==> flow/design.v <==
module task2CPU( 
            CLR,         
            T3,          
            SW,          
            IR,          
            W,           
            C,  Z,       
            DRW,         
            PCINC,       
            LPC,         
            LAR,         
            PCADD,       
            ARINC,       
            SELCTL,      
            MEMW,        
            STOP,        
            LIR,         
            LDZ,         
            LDC,         
            CIN,         
            S,           
            M,           
            ABUS,        
            SBUS,        
            MBUS,        
            SHORT,       
            LONG,        
            SEL          
            );
input               CLR, C, Z, T3;
input   [3:1]       SW, W;
input   [7:4]       IR;
output              DRW, PCINC, LPC, LAR, PCADD, ARINC, SELCTL, MEMW, STOP;
output				LIR, LDZ, LDC, CIN, M, ABUS, SBUS, MBUS, SHORT, LONG;
output  [3:0]       S, SEL;
wire                W_REG, R_REG, W_RAM, R_RAM, G_INS; 
wire                ADD, SUB, AND, INC, LD, ST, JC, JZ, JMP, STP;
wire                OUT, OR, MOV;
reg                 ST0;
assign              W_REG = (SW == 3'b100);      
assign              R_REG = (SW == 3'b011);      
assign              W_RAM = (SW == 3'b001);      
assign              R_RAM = (SW == 3'b010);      
assign              G_INS = (SW == 3'b000);      
assign              ADD = (IR == 4'b0001) && G_INS && ST0;       
assign              SUB = (IR == 4'b0010) && G_INS && ST0;       
assign              AND = (IR == 4'b0011) && G_INS && ST0;       
assign              INC = (IR == 4'b0100) && G_INS && ST0;       
assign              LD  = (IR == 4'b0101) && G_INS && ST0;       
assign              ST  = (IR == 4'b0110) && G_INS && ST0;       
assign              JC  = (IR == 4'b0111) && G_INS && ST0;       
assign              JZ  = (IR == 4'b1000) && G_INS && ST0;       
assign              JMP = (IR == 4'b1001) && G_INS && ST0;       
assign              STP = (IR == 4'b1110) && G_INS && ST0;       
assign              OUT = (IR == 4'b1010) && G_INS && ST0;       
assign 				OR  = (IR == 4'b1011) && G_INS && ST0;		 
assign 				MOV = (IR == 4'b1101) && G_INS && ST0;       
always @(negedge CLR or negedge T3) begin
	if(~CLR)
		ST0 <= 0;
    else if(~ST0 && ((W_REG && W[2]) || (R_RAM && W[1]) || (W_RAM && W[1]) || (G_INS && W[2])))
        ST0 <= 1;
    else if(ST0 && (W_REG && W[2])) 
        ST0 <= 0;
end
assign              LIR   = G_INS && W[2] || (ADD || SUB || AND || OR || INC || MOV || STP || JC && ~C || JZ && ~Z) && W[1];
assign              PCINC = G_INS && W[2] || (ADD || SUB || AND || OR || INC || MOV || STP || JC && ~C || JZ && ~Z) && W[1];
assign              SHORT = (R_RAM || W_RAM || ADD || SUB || AND || OR || INC || MOV || STP || JC && ~C || JZ && ~Z) && W[1];
assign              LONG  = 0;
assign              DRW   = W_REG && (W[1] || W[2]) || (ADD || SUB || INC || AND || OR || MOV) && W[1] || LD && W[2];
assign              LPC   = JMP && W[1];
assign              LAR   = (R_RAM || W_RAM) && ~ST0 && W[1] || (LD || ST) && W[1];
assign              PCADD = (JC && C || JZ && Z) && W[1]; 
assign              ARINC = (R_RAM || W_RAM) && ST0 && W[1];
assign              SELCTL= (R_REG || W_REG) && (W[1] || W[2]);
assign              MEMW  = ST0 && (W_RAM && W[1] || ST && W[2]);
assign              STOP  = (R_REG || W_REG) && (W[1] || W[2]) || (R_RAM || W_RAM) && W[1] || STP && W[1];
assign              LDZ   = (ADD || SUB || AND || OR) && W[1];
assign              LDC   = (ADD || SUB) && W[1];
assign              CIN   = ADD && W[1];
assign              S[3]  = (ADD || AND || LD || ST || JMP || OUT || OR || MOV) && W[1] || ST && W[2];
assign              S[2]  = (SUB || ST || JMP || OR) && W[1];
assign              S[1]  = (SUB || AND || LD || ST || JMP || OUT || OR) && W[1] || ST && W[2];
assign              S[0]  = (ADD || AND || ST || JMP) && W[1];
assign              M     = (AND || LD || ST || JMP || OUT || OR || MOV) && W[1] || ST && W[2];
assign              ABUS  = (ADD || SUB || AND || INC || LD || ST || JMP || OUT || OR || MOV) && W[1] || ST && W[2];
assign              SBUS  = R_RAM && ~ST0 && W[1] || W_RAM && W[1] || W_REG;
assign              MBUS  = R_RAM && ST0 && W[1] || LD && W[2];
assign              SEL[3]= W_REG && ST0 && (W[1] || W[2]) || R_REG && W[2];
assign              SEL[2]= W_REG && W[2];
assign              SEL[1]= W_REG && (~ST0 && W[1] || ST0 && W[2]) || R_REG && W[2];
assign              SEL[0]= W_REG && W[1] || R_REG && (W[1] || W[2]);
endmodule
# Tool chain data of task2CPU

Tool output for the design above, in the order of the flow.
Lines are those of the file above, counted from 1.
Not given: -

Top module: task2CPU
Clock input: T3
Cell library: sky130hd
Library corner: tt_025C_1v80

# Word-level counts

Yosys after proc, flatten, opt, wreduce and memory -nomap, before mapping. Memory bits, and registers merged into a memory's read port (data or address), are not among the register bits. Print and check cells are not counted. Equal cells are merged and count once.

Bitwise logic cells: 3
Equal/unequal tests: 17
Reduce/logical cells: 154
Multiplexer cells: 2

Operators with widths:

| cell                                                             | number |
| 1-bit logical OR                                                 | 78 |
| 1-bit logical AND                                                | 74 |
| 4-bit == test (second input constant)                            | 6 |
| 4-bit by 3-bit == test with 1-bit output (second input constant) | 4 |
| 4-bit by 2-bit == test with 1-bit output (second input constant) | 2 |
| 3-bit by 2-bit == test with 1-bit output (second input constant) | 2 |
| 4-bit by 1-bit == test with 1-bit output (second input constant) | 1 |
| 1-bit inverter                                                   | 3 |
| 3-bit by 1-bit == test with 1-bit output (second input constant) | 1 |
| 3-bit == test (second input constant)                            | 1 |
| 3-bit logical NOT                                                | 1 |
| 2-bit nonzero test                                               | 1 |
| 1-bit two-way mux                                                | 2 |

Bits in registers: 1
Elaborated cells: 177

# Depth

Longest topological path by Yosys (ltp), each cell counted once; first at word level (registers and memories cut), then after technology mapping (sequential cells cut; the memories' decode and read muxes count).

Depth in word-level cells: 14
ABC_AREA: 1
Mapped depth: 10

# After synthesis

The flow's flattened synthesis, as Yosys stat reports it; memories are mapped. The netlist is that of the ABC_AREA named above (0 if unset); the other value can give another one.
Totals and module areas in this step are rounded.

Cells by type:

| cell type                  | number | total area (um^2) |
| sky130_fd_sc_hd__nand2_1   | 33     | 123.869 |
| sky130_fd_sc_hd__nand3_1   | 20     | 100.096 |
| sky130_fd_sc_hd__inv_1     | 16     | 60.058 |
| sky130_fd_sc_hd__nor2_1    | 14     | 52.55 |
| sky130_fd_sc_hd__nor2_2    | 5      | 31.28 |
| sky130_fd_sc_hd__dfrtn_1   | 1      | 25.024 |
| sky130_fd_sc_hd__o21ai_1   | 5      | 25.024 |
| sky130_fd_sc_hd__buf_4     | 3      | 22.522 |
| sky130_fd_sc_hd__a21oi_1   | 4      | 20.019 |
| sky130_fd_sc_hd__nand3_2   | 2      | 20.019 |
| sky130_fd_sc_hd__o21ai_0   | 4      | 20.019 |
| sky130_fd_sc_hd__nand3b_1  | 2      | 15.014 |
| sky130_fd_sc_hd__o211ai_1  | 2      | 15.014 |
| sky130_fd_sc_hd__inv_2     | 3      | 11.261 |
| sky130_fd_sc_hd__nor2_4    | 1      | 11.261 |
| sky130_fd_sc_hd__o2111ai_1 | 1      | 8.758 |
| sky130_fd_sc_hd__o21a_1    | 1      | 7.507 |
| sky130_fd_sc_hd__a31oi_1   | 1      | 6.256 |

Not listed: further types 6, cells in them 6.

Buffer cells: 4
Cell area after synthesis: 0.0006056 mm^2
Cell count: 124
Mapped flip-flops: 1
Sequential part of the area: 0.000025 mm^2

Design task2CPU on sky130hd. What follows are 2 stored runs of the flow, each under its own settings; their order means nothing. The constraints put input and output delay at 20% of the set period each and load the outputs with 0.01 pF.
"total power of the final layout" is the tool's figure for a default switching activity; nothing was simulated.
The results are shown rounded.

## Stored run 1

==> flow/run.sh <==
#!/bin/bash
# the make line also repeats the synthesis and layout settings of config.mk as NAME=value (left out here)
make -C /OpenROAD-flow-scripts/flow DESIGN_CONFIG=/design/flow/config.mk WORK_HOME=/design/flow/orfs CLKGATE_MAP_FILE= finish
==> flow/config.mk <==
export PLATFORM = sky130hd
export DESIGN_NAME = task2CPU
export DESIGN_NICKNAME = task2CPU
export VERILOG_FILES = /design/flow/design.v
export SDC_FILE = /design/flow/constraint.sdc
export NUM_CORES = 4
export LEC_CHECK = 0
export ABC_AREA = 1
export CAP_MARGIN = 20
export CELL_PAD_IN_SITES_DETAIL_PLACEMENT = 1
export CORE_ASPECT_RATIO = 0.54
export CORE_MARGIN = 2
export CORE_UTILIZATION = 50
export CTS_CLUSTER_DIAMETER = 216
export CTS_CLUSTER_SIZE = 89
export GPL_ROUTABILITY_DRIVEN = 0
export MAX_ROUTING_LAYER = met4
export PLACE_DENSITY_LB_ADDON = 0.05
export SLEW_MARGIN = 20
==> flow/constraint.sdc <==
create_clock -name core_clock -period 4.51 [get_ports {T3}]
set_input_delay 0.9020 -clock core_clock [delete_from_list [all_inputs] [get_ports {T3}]]
set_output_delay 0.9020 -clock core_clock [all_outputs]
set_load 0.01 [all_outputs]

Stored run 1: no results, floorplanning failed with PDN-0185

## Stored run 2

==> flow/run.sh <==
#!/bin/bash
# the make line also repeats the synthesis and layout settings of config.mk as NAME=value (left out here)
make -C /OpenROAD-flow-scripts/flow DESIGN_CONFIG=/design/flow/config.mk WORK_HOME=/design/flow/orfs CLKGATE_MAP_FILE= finish
==> flow/config.mk <==
export PLATFORM = sky130hd
export DESIGN_NAME = task2CPU
export DESIGN_NICKNAME = task2CPU
export VERILOG_FILES = /design/flow/design.v
export SDC_FILE = /design/flow/constraint.sdc
export NUM_CORES = 4
export LEC_CHECK = 0
export CAP_MARGIN = 40
export CELL_PAD_IN_SITES_GLOBAL_PLACEMENT = 0
export CORE_MARGIN = 2
export CORE_UTILIZATION = 16
export CTS_CLUSTER_DIAMETER = 183
export MAX_ROUTING_LAYER = met4
export MIN_ROUTING_LAYER = met2
export SETUP_SLACK_MARGIN = 0.68
export SLEW_MARGIN = 20
==> flow/constraint.sdc <==
create_clock -name core_clock -period 2.98 [get_ports {T3}]
set_input_delay 0.5960 -clock core_clock [delete_from_list [all_inputs] [get_ports {T3}]]
set_output_delay 0.5960 -clock core_clock [all_outputs]
set_load 0.01 [all_outputs]

| result of stored run 2 | value |
|---|---|
| die footprint | 0.005015 mm^2 |
| std-cell area (final layout) | 0.001732 mm^2 |
| worst setup slack after layout | -0.510 ns |
| utilization | 0.4 |
| worst-case hold slack | 0.636 ns |
| total power of the final layout | 229.6 uW |
| sum of negative setup slack | -8.334 ns |
| Yosys chip area after synthesis | 0.0007144 mm^2 |
